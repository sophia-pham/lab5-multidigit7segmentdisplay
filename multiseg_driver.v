==> flow/design.v <==
`timescale 1ns / 1ps
module anode_generator(
    input clk,
    input [15:0] bcd_in,
    output [3:0] seg_anode,
    output reg [3:0] bcd_out 
    );
	reg [9:0] counter = 0;  
	reg [3:0] anode = 4'b1110;  
	reg [3:0] anode_buff;
	always @(posedge clk) begin
		counter <= counter + 1;  
		if (counter == 1023) begin
		    anode_buff <= anode;
			anode <= {anode[2:0], anode[3]};  
			case (anode)
				4'b1110: bcd_out <= bcd_in[3:0];  
				4'b1101: bcd_out <= bcd_in[7:4];
				4'b1011: bcd_out <= bcd_in[11:8];
				4'b0111: bcd_out <= bcd_in[15:12];
				default: bcd_out <= 4'b0;
			endcase
			counter <= 0;
		end
	end
	assign seg_anode = anode_buff;
endmodule
`timescale 1ns / 1ps
module multiseg_driver(
    input clk,
    input [15:0] bcd_in,
    output [3:0] seg_anode,
    output [6:0] seg_cathode
    );
	wire [3:0] bcd_result;
	anode_generator anode_gen(.clk(clk), .bcd_in(bcd_in), .seg_anode(seg_anode), .bcd_out(bcd_result));
	segment_7_binary cat_gen(.data_in(bcd_result), .seg(seg_cathode));
endmodule
`timescale 1ns / 1ps
module segment_7_binary(
    input [3:0] data_in,
    output reg [6:0] seg
    );
	always @* begin
		case (data_in)
			0: seg = 7'b0000001;  
			1'b0001: seg = 7'b1001111;  
			2: seg = 7'b0010010;
			3: seg = 7'b0000110;
			4: seg = 7'b1001100;
			5: seg = 7'b0100100;
			6: seg = 7'b0100000;
			7: seg = 7'b0001111;
			8: seg = 7'b0000000;
			9: seg = 7'b0000100;
			default: seg = 7'b1111111;  
		endcase
	end
endmodule
From RTL to reports: multiseg_driver
The steps from the RTL of multiseg_driver to its reports follow in flow order. Line numbers count from 1 in the design file above. Cell names lack the library's common part. The mark n/a stands for no value.

Top: multiseg_driver. Clock port: clk. Standard-cell library: sky130hd. Corner: tt_025C_1v80.

After elaboration
Counts by Yosys on the flattened word-level netlist (proc, flatten, opt, wreduce; memories kept). Print and check cells are left out. Cells with the same type and inputs are merged into one. Memory sizes are those after Yosys's memory passes, which may raise the word count (mostly to a power of two), join words into wider ones and drop unused or constant bits.

For output and inout bits the number is 11. For input port bits the number is 17. Memories kept: 1. For word width x clocked read ports the number is 7. Register bits: 22. Word-level cells: 13. Under bits in read-only memories stands 112.

The entry for equality and inequality tests reads 5. For multiplexer cells the number is 2. For add/subtract/negate cells the number is 1.

Memory list: (no name shown) (words 16, bits a word 7, read ports 1, wr ports 0, line 45) `case (data_in)`.

Operator list (count): case mux 4 bit (select 4 bit) (1); == test 4 bit with constant B (3); adder 10 x 1 -> 10 bit with constant B (1); == test 10 bit with constant B (1); == test 4 x 3 -> 1 bit with constant B (1); 2-to-1 mux 4 bit (1).

Longest topological paths
Longest topological path by Yosys (ltp), each cell counted once; first at word level (registers and memories cut), then after technology mapping (sequential cells cut; the memories' decode and read muxes count).

The entry for depth in word-level cells reads 3. The entry for ABC_AREA reads 0. Depth in mapped cells: 12.

After synthesis
The flow's flattened synthesis, as Yosys stat reports it; memories are mapped. The netlist is that of the ABC_AREA named above (0 if unset); the other value can give another one. The area totals of this step are shown rounded.

The entry for cell count reads 139. For flip-flops the number is 29. Under mapped area stands 1480 sq um.

Cells by type: edfxtp_1 (count 12, area in all 360.346 sq um); dfxtp_1 (count 17, area in all 340.326 sq um); nand3b_1 (count 13, area in all 97.594 sq um); ha_1 (count 7, area in all 87.584 sq um); a21oi_1 (count 7, area in all 35.034 sq um); nand2_1 (count 9, area in all 33.782 sq um); inv_1 (count 8, area in all 30.029 sq um); o32a_1 (count 3, area in all 30.029 sq um); nor2_1 (count 7, area in all 26.275 sq um); xnor2_1 (count 3, area in all 26.275 sq um); xor2_1 (count 3, area in all 26.275 sq um); o21ai_0 (count 5, area in all 25.024 sq um); and4_4 (count 2, area in all 22.522 sq um); buf_6 (count 2, area in all 22.522 sq um); mux2i_1 (count 2, area in all 20.019 sq um); nand3_1 (count 4, area in all 20.019 sq um); a31oi_1 (count 3, area in all 18.768 sq um); o22ai_1 (count 3, area in all 18.768 sq um).

Not listed: further types 24, cells in them 29. The figures by module come from a second, unflattened synthesis with its own total; it is not the netlist above.

Under cells (unflattened synthesis) stands 103. For area (unflattened synthesis) the number is 1104 sq um.

Rows give one instance, submodules left out.

By module: anode_generator (cells 70, times used 1, sequential area 560.5 sq um, area 893.4 sq um); segment_7_binary (cells 33, times used 1, sequential area 0.0 sq um, area 210.2 sq um); multiseg_driver (cells 0, times used 1, sequential area 0.0 sq um, area 0.0 sq um).

Path before layout
Source: OpenSTA report_checks on the synthesized netlist (no wires, ideal clock, input and output delay 20% of the period each), path of least setup slack; recovery checks are left aside. Register names are those of the netlist, which keeps one name where synthesis merged equal registers.

Path kind: reg-to-reg. Start point: register anode_gen.counter[0]. End point: register (no name shown). Under data required time stands 2.594 ns. For path slack the number is 0.306 ns. The entry for arrival reads 2.288 ns. Under buffers on the path stands 1. The figure for stages is 10. The figure for delay of the path is 2.404 ns. Under clock period stands 2.71 ns. Under launch time at the first pin stands 0.000 ns. The entry for period reached after synthesis reads 2.404 ns.

"delay of the path" = arrival - input delay + setup time. "stages": output pins that drive a net of the path, with the launching flip-flop's if there is one; two outputs of one cell count as two. "period reached after synthesis" is the clock period less the worst setup slack; recovery checks do not enter. This is arithmetic on one report: input and output delays are still those of the set period (20% each). Between the ends stands the longest chain of elaborated cells between them, by number of cells; it is not shown to be the way that was timed. Of several equally long chains one is given. A line is the first line of the expression or statement that the cell stems from. Yosys adds cells for indexed reads and writes and turns some case tables into memories.

Path through: dfxtp_1 > ha_1 > and4_4 > nand3_4 > buf_6 > o21ai_0 > inv_1 > ha_1 > o31a_1 > a31o_2. Length of the longest elaborated chain: 2. The figure for elaborated cells on any way between the ends is 2. Source lines of those cells: 1. Classes of those cells: eq/ne (1); mux (1).

RTL lines, path post-synthesis: from (decl) (line 8) `reg [9:0] counter = 0;`; from (assign) (line 12) `counter <= counter + 1;`; from (assign) (line 23) `counter <= 0;`; == test 10 bit (line 13) `if (counter == 1023) begin`; 2-to-1 mux 4 bit.

Worst path after layout
Path of least setup slack in the final report of run 2 (OpenROAD, finished layout, wires in). Where an end is a register, its clock arrival counts in the times.

Path kind: input-to-reg. Start point: input port bcd_in[12]. End point: register (no name shown). Under clock period stands 3.51 ns. The figure for stages is 9. The entry for arrival reads 3.02 ns. Under buffers on the path stands 1. Under launch time at the first pin stands 0.70 ns. Under data required time stands 3.68 ns. Input delay: 0.70 ns. For path slack the number is 0.66 ns.

Between the ends stands the longest chain of elaborated cells between them, by number of cells; it is not shown to be the way that was timed. Of several equally long chains one is given.

Path through: clkdlybuf4s50_1 > and3b_1 > a31oi_1 > o22ai_1 > o21ai_0 > inv_1 > ha_1 > o31a_1 > a31o_2. Length of the longest elaborated chain: 2. The figure for elaborated cells on any way between the ends is 2. Source lines of those cells: 1. Classes of those cells: mux (2).

RTL lines, path post-layout: from (decl) (line 31) `input [15:0] bcd_in,`; case mux 4 bit (select 4 bit) (line 16) `case (anode)`; 2-to-1 mux 4 bit.

Subject: flow runs of multiseg_driver

Hi,

Below are 2 stored runs of the flow (Yosys, OpenROAD; platform sky130hd) on multiseg_driver, each with its settings and what was measured, unordered. Constraints: input delay and output delay 20% of the set period each, output load 0.01 pF. By "achieved period" is meant the clock period of the run minus its worst setup slack. This is arithmetic on one report: input and output delays are still those of the set period (20% each). "worst setup path time" = time allowed to the worst setup path (clock period - input delay - output delay, where it has them) - its slack; a late launch clock adds to it, a late capture clock takes from it. By "power consumption" is meant OpenSTA's value without simulated activity: inputs other than the clock are taken to toggle once in ten clock periods, and the tool carries that through the logic. The measured numbers are rounded.

Run 1 has these settings: period_ns 1.61; CORE_UTILIZATION 54; PLACE_DENSITY_LB_ADDON 0.01; CORE_ASPECT_RATIO 0.8; CELL_PAD_IN_SITES_GLOBAL_PLACEMENT 2; GPL_TIMING_DRIVEN 1; CTS_CLUSTER_SIZE 69; CAP_MARGIN 0; CORE_MARGIN 2; SLEW_MARGIN 20. Outcome: no results, placement failed with FLW-0024.

Run 2 has these settings: period_ns 3.51; CAP_MARGIN 20; CORE_MARGIN 2; CORE_UTILIZATION 40; SLEW_MARGIN 20. The worst setup path time is 2.15 ns. Critical path kind: input-to-reg. For the setup total negative slack the run shows 0.000 ns. The power consumption is 0.6490 mW. The synthesis area reads 1,480 sq um. The measured setup slack of the worst path is 0.659 ns. The achieved period reads 2.851 ns. The area inside the die boundary stands at 4,203 sq um. The lowest hold slack stands at 0.481 ns. The standard-cell area after routing reads 1,883 sq um. The utilization reads 0.522.

Regards
